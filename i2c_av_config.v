==> flow/design.v <==
module i2c_av_config (
    input clk,
    input reset,
    output i2c_sclk,
    inout  i2c_sdat 
);
reg [23:0] i2c_data;
reg [15:0] lut_data;
reg [3:0]  lut_index = 4'd0;
parameter LAST_INDEX = 4'ha;
reg  i2c_start = 1'b0;
wire i2c_done;
wire i2c_ack;
i2c_controller control (
    .clk (clk),
    .i2c_sclk (i2c_sclk),
    .i2c_sdat (i2c_sdat),
    .i2c_data (i2c_data),
    .start (i2c_start),
    .done (i2c_done),
    .ack (i2c_ack)
);
always @(*) begin
    case (lut_index)
        4'h0: lut_data <= 16'h0c10;  
        4'h1: lut_data <= 16'h0017;  
        4'h2: lut_data <= 16'h0217;  
        4'h3: lut_data <= 16'h0479;  
        4'h4: lut_data <= 16'h0679;  
        4'h5: lut_data <= 16'h08d4;  
        4'h6: lut_data <= 16'h0a04;  
        4'h7: lut_data <= 16'h0e01;  
        4'h8: lut_data <= 16'h1020;  
        4'h9: lut_data <= 16'h0c00;  
        4'ha: lut_data <= 16'h1201;  
        default: lut_data <= 16'h0000;
    endcase
end
reg [1:0] control_state = 2'b00;
always @(posedge clk) begin
    if (reset) begin
        lut_index <= 4'd0;
        i2c_start <= 1'b0;
        control_state <= 2'b00;
    end else begin
        case (control_state)
            2'b00: begin
                i2c_start <= 1'b1;
                i2c_data <= {8'h34, lut_data};
                control_state <= 2'b01;
            end
            2'b01: begin
                i2c_start <= 1'b0;
                control_state <= 2'b10;
            end
            2'b10: if (i2c_done) begin
                if (i2c_ack) begin
                    if (lut_index == LAST_INDEX)
                        control_state <= 2'b11;
                    else begin
                        lut_index <= lut_index + 1'b1;
                        control_state <= 2'b00;
                    end
                end else
                    control_state <= 2'b00;
            end
        endcase
    end
end
endmodule
module i2c_controller (
    input  clk,
    output i2c_sclk,
    inout  i2c_sdat,
    input  start,
    output done,
    output ack,
    input [23:0] i2c_data
);
reg [23:0] data;
reg [4:0] stage;
reg [6:0] sclk_divider;
reg clock_en = 1'b0;
assign i2c_sclk = (!clock_en) || sclk_divider[6];
wire midlow = (sclk_divider == 7'h1f);
reg sdat = 1'b1;
assign i2c_sdat = (sdat) ? 1'bz : 1'b0;
reg [2:0] acks;
parameter LAST_STAGE = 5'd29;
assign ack = (acks == 3'b000);
assign done = (stage == LAST_STAGE);
always @(posedge clk) begin
    if (start) begin
        sclk_divider <= 7'd0;
        stage <= 5'd0;
        clock_en <= 1'b0;
        sdat <= 1'b1;
        acks <= 3'b111;
        data <= i2c_data;
    end else begin
        if (sclk_divider == 7'd127) begin
            sclk_divider <= 7'd0;
            if (stage != LAST_STAGE)
                stage <= stage + 1'b1;
            case (stage)
                5'd0:  clock_en <= 1'b1;
                5'd9:  acks[0] <= i2c_sdat;
                5'd18: acks[1] <= i2c_sdat;
                5'd27: acks[2] <= i2c_sdat;
                5'd28: clock_en <= 1'b0;
            endcase
        end else
            sclk_divider <= sclk_divider + 1'b1;
        if (midlow) begin
            case (stage)
                5'd0:  sdat <= 1'b0;
                5'd1:  sdat <= data[23];
                5'd2:  sdat <= data[22];
                5'd3:  sdat <= data[21];
                5'd4:  sdat <= data[20];
                5'd5:  sdat <= data[19];
                5'd6:  sdat <= data[18];
                5'd7:  sdat <= data[17];
                5'd8:  sdat <= data[16];
                5'd9:  sdat <= 1'b1;
                5'd10: sdat <= data[15];
                5'd11: sdat <= data[14];
                5'd12: sdat <= data[13];
                5'd13: sdat <= data[12];
                5'd14: sdat <= data[11];
                5'd15: sdat <= data[10];
                5'd16: sdat <= data[9];
                5'd17: sdat <= data[8];
                5'd18: sdat <= 1'b1;
                5'd19: sdat <= data[7];
                5'd20: sdat <= data[6];
                5'd21: sdat <= data[5];
                5'd22: sdat <= data[4];
                5'd23: sdat <= data[3];
                5'd24: sdat <= data[2];
                5'd25: sdat <= data[1];
                5'd26: sdat <= data[0];
                5'd27: sdat <= 1'b1;
                5'd28: sdat <= 1'b0;
                5'd29: sdat <= 1'b1;
            endcase
        end
    end
end
endmodule
* Tool chain data of i2c_av_config
What the tools print for i2c_av_config, step after step.
Lines are those of the file above, counted from 1.
Operators: Yosys type, input widths -> output width; for muxes data width and select width s.
A cell with - has no value.
- Top :: i2c_av_config
- Clock :: clk
- Library :: sky130hd
- Timing corner :: tt_025C_1v80

* After elaboration
Source: Yosys, flattened and elaborated, memories not mapped. Widths are those after wreduce. Registers that Yosys merges into a memory's read port (data or address) are not register bits. Print and check cells do not count.
Yosys's memory passes give these memory sizes; they may raise the number of words (mostly to a power of two), join words into wider ones and drop unused or constant bits.
- Flip-flop bits (word level) :: 56
- Latch bits :: 0
- Bits in writable memories :: 0
- ROM bits :: 192
- Word width x clocked read ports :: 12
- Memory cells :: 1
- Bits of input ports :: 2
- Output and inout bits :: 2
- Add/sub/neg operators :: 3
- $mul :: 0
- Div/mod/pow operators :: 0
- $lt $le $gt $ge :: 0
- Equal/unequal tests :: 36
- Shift-type cells :: 0
- Multiplexer cells :: 8
- Bitwise operators :: 2
- Reductions and logical operators :: 23
** Memories
- (name not given) :: depth 16, width 12, read ports 1, write ports 0, line 24 : case (lut_index)
** Operator list (count)
- $eq 5x5->1 const B :: 14
- $eq 5x4->1 const B :: 8
- $reduce_bool 26->1 :: 1
- $eq 5x3->1 const B :: 4
- $pmux 1 s18 :: 1
- $reduce_and 2->1 :: 8
- $reduce_or 7->1 :: 2
- $eq 5x2->1 const B :: 2
- $add 7x1->7 const B :: 1
- $eq 7x5->1 const B :: 1
- $eq 7x7->1 const B :: 1
- $pmux 2 s3 :: 1
- $mux 2 :: 3
- $add 5x1->5 const B :: 1
- $eq 5x1->1 const B :: 1
- $ne 5x5->1 const B :: 1
- $logic_not 5->1 :: 1
- $reduce_bool 2->1 :: 2
- $reduce_or 2->1 :: 2
- $add 4x1->4 const B :: 1
- $eq 4x4->1 const B :: 1
- $reduce_and 4->1 :: 1
- $reduce_or 4->1 :: 1
- $pmux 1 s2 :: 2
- $logic_not 3->1 :: 1
- $reduce_bool 3->1 :: 1
- $not 1->1 :: 2
- $eq 2x1->1 const B :: 1
Other operator kinds: 6; their cells: 6.

* Longest topological paths
Yosys ltp: most cells in a row. Word level: on the elaborated netlist, between registers, memories and ports. Mapped: between sequential cells and ports; inverters and the memories' decode and read muxes count.
- Depth after elaboration :: 5
- ABC_AREA :: 0
- Gate-level depth with buffers :: 7

* Mapped cells and area
Yosys stat after the flow's synthesis: flattened, memories mapped to cells. It holds for the ABC_AREA given above (unset counts as 0); a run with the other value may have another netlist.
** Cell types
- sky130_fd_sc_hd__dfxtp_1 :: count 23, total area 460.442 um^2
- sky130_fd_sc_hd__ha_1 :: count 11, total area 137.632 um^2
- sky130_fd_sc_hd__nor2_1 :: count 17, total area 63.811 um^2
- sky130_fd_sc_hd__xnor2_1 :: count 6, total area 52.55 um^2
- sky130_fd_sc_hd__xor2_1 :: count 4, total area 35.034 um^2
- sky130_fd_sc_hd__nor3_1 :: count 6, total area 30.029 um^2
- sky130_fd_sc_hd__nor4b_2 :: count 2, total area 30.029 um^2
- sky130_fd_sc_hd__nand4b_1 :: count 3, total area 26.275 um^2
- sky130_fd_sc_hd__and3_1 :: count 4, total area 25.024 um^2
- sky130_fd_sc_hd__a21o_1 :: count 3, total area 22.522 um^2
- sky130_fd_sc_hd__buf_6 :: count 2, total area 22.522 um^2
- sky130_fd_sc_hd__nand3_1 :: count 4, total area 20.019 um^2
- sky130_fd_sc_hd__nor3_2 :: count 2, total area 20.019 um^2
- sky130_fd_sc_hd__inv_1 :: count 5, total area 18.768 um^2
- sky130_fd_sc_hd__nand4_1 :: count 3, total area 18.768 um^2
- sky130_fd_sc_hd__a311oi_1 :: count 2, total area 17.517 um^2
- sky130_fd_sc_hd__a211oi_1 :: count 2, total area 15.014 um^2
- sky130_fd_sc_hd__mux2_4 :: count 1, total area 15.014 um^2
Other cell types: 17; their cells: 22.
- Mapped cells :: 122
- Synthesis area :: 1172.4 um^2
- Flip-flop cells :: 23
- Buffers :: 5
By module: a second synthesis without flattening, with its own total; a netlist apart from the flattened one above.
- Cells (unflattened synthesis) :: 177
- Area total of the unflattened synthesis :: 1771.7 um^2
Each row is one instance without its submodules.
** By module
- i2c_av_config :: times used 1, cells 89, area 954.7 um^2, sequential area 500.5 um^2
- i2c_controller :: times used 1, cells 88, area 817.0 um^2, sequential area 320.3 um^2

* Worst setup path after synthesis
OpenSTA on the mapped netlist: ideal clock, no wires. The path of least setup slack (recovery checks aside). Input and output delay are each 20% of the period. Register names are those of the netlist, which keeps one name where synthesis merged equal registers.
- Path kind :: register to register
- Start :: reg control.stage[1]
- End :: reg control.stage[3]
- Clock period :: 1.92 ns
- Setup time :: 0.121 ns
- Launch time at the first pin :: 0.000 ns
- Arrival time :: 1.518 ns
- Required time :: 1.799 ns
- Slack :: 0.280 ns
- Delay of the path :: 1.639 ns
- Stages :: 8
- Buffers on the path :: 1
- Synthesis period reached :: 1.64 ns
"delay of the path" is the arrival time less input delay plus setup time.
"stages": output pins that drive a net of the path, with the launching flip-flop's if there is one; two outputs of one cell count as two.
"synthesis period reached" is the clock period less the worst setup slack; recovery checks do not enter. This is arithmetic on one report: input and output delays are still those of the set period (20% each).
The rows between start and end are the longest chain of elaborated cells between them; the timing report does not say that the signal goes this way. Where chains are equally long, one stands for them.
Each line given opens the expression or statement behind the cell; cells for indexed reads and writes are added by Yosys, which also makes memories of some case tables.
- Cell sequence :: sky130_fd_sc_hd__dfxtp_1 > sky130_fd_sc_hd__inv_1 > sky130_fd_sc_hd__ha_1 > sky130_fd_sc_hd__and4_1 > sky130_fd_sc_hd__buf_6 > sky130_fd_sc_hd__nor3_1 > sky130_fd_sc_hd__and3_1 > sky130_fd_sc_hd__mux2_4
- Length of the longest elaborated chain :: 2
** RTL lines, path after synthesis
- start: declaration :: line 81 : reg [4:0] stage;
- start: assignment :: line 95 : stage <= 5'd0;
- start: assignment :: line 104 : stage <= stage + 1'b1;
- $ne 5x5->1 :: line 103 : if (stage != LAST_STAGE)
- $reduce_and 2->1
- end: assignment :: line 95
- end: assignment :: line 104
- end: declaration :: line 81

* Timing after layout
Path of least setup slack in the final report of run 1 (OpenROAD, finished layout, wires in). Where an end is a register, its clock arrival counts in the times.
- Path kind :: register to register
- Start :: reg control.stage[1]
- End :: reg control.stage[3]
- Clock period :: 1.8 ns
- Setup time :: 0.10 ns
- Launch time at the first pin :: 0.26 ns
- Arrival time :: 1.84 ns
- Required time :: 1.96 ns
- Slack :: 0.12 ns
- Stages :: 7
- Buffers on the path :: 0
The rows between start and end are the longest chain of elaborated cells between them; the timing report does not say that the signal goes this way. Where chains are equally long, one stands for them.
- Cell sequence :: sky130_fd_sc_hd__dfxtp_2 > sky130_fd_sc_hd__inv_1 > sky130_fd_sc_hd__ha_1 > sky130_fd_sc_hd__and4_2 > sky130_fd_sc_hd__nor3_1 > sky130_fd_sc_hd__and3_1 > sky130_fd_sc_hd__mux2_4
- Length of the longest elaborated chain :: 2
** RTL lines, path after layout
- start: declaration :: line 81 : reg [4:0] stage;
- start: assignment :: line 95 : stage <= 5'd0;
- start: assignment :: line 104 : stage <= stage + 1'b1;
- $ne 5x5->1 :: line 103 : if (stage != LAST_STAGE)
- $reduce_and 2->1
- end: assignment :: line 95
- end: assignment :: line 104
- end: declaration :: line 81

Data sheet: physical implementation of i2c_av_config

Flow measurements of i2c_av_config on sky130hd: 2 stored runs with different settings, listed in no order. Input and output delays are each 20% of the period that was set; the output load is 0.01 pF.
"achieved clock period": clock period set for the run, less the worst setup slack. It is reckoned from that one timing run; input and output delays stay at 20% of the period that was set.
"time of the worst setup path" means the part of the period allowed to the worst setup path (the constraints hold back 20% at inputs and 20% at outputs) less its slack; where the path has registers, the arrival times of their clocks count too.
By "power" is meant OpenSTA's value without simulated activity: inputs other than the clock are taken to toggle once in ten clock periods, and the tool carries that through the logic.

** Run 1
- Settings :: period_ns=1.8; CORE_UTILIZATION=23; CAP_MARGIN=20; CORE_MARGIN=2; SLEW_MARGIN=20
- Achieved clock period :: 1.683 ns
- Worst slack on setup checks :: 0.117 ns
- Time of the worst setup path :: 1.68 ns
- Worst setup path type :: register to register
- Cell area after synthesis :: 1172.4 um^2
- Power :: 1134 µW
- Standard-cell area after layout :: 1332.5 um^2
- Worst-case hold slack :: 0.457 ns
- Summed negative setup slack :: 0.000 ns
- Die footprint :: 5684.4 um^2
- Final design utilization :: 0.277

** Run 2
- Settings :: period_ns=1.51; CORE_UTILIZATION=66; SETUP_SLACK_MARGIN=0.17; PLACE_DENSITY_LB_ADDON=0.22; TNS_END_PERCENT=95; GPL_TIMING_DRIVEN=1; MIN_ROUTING_LAYER=met1; MAX_ROUTING_LAYER=met4; CAP_MARGIN=20; CORE_MARGIN=2; SLEW_MARGIN=20
- Achieved clock period :: 1.417 ns
- Worst slack on setup checks :: 0.093 ns
- Time of the worst setup path :: 1.42 ns
- Worst setup path type :: register to register
- Cell area after synthesis :: 1172.4 um^2
- Power :: 1490 µW
- Standard-cell area after layout :: 1492.7 um^2
- Worst-case hold slack :: 0.540 ns
- Summed negative setup slack :: 0.000 ns
- Die footprint :: 2129.4 um^2
- Final design utilization :: 0.884
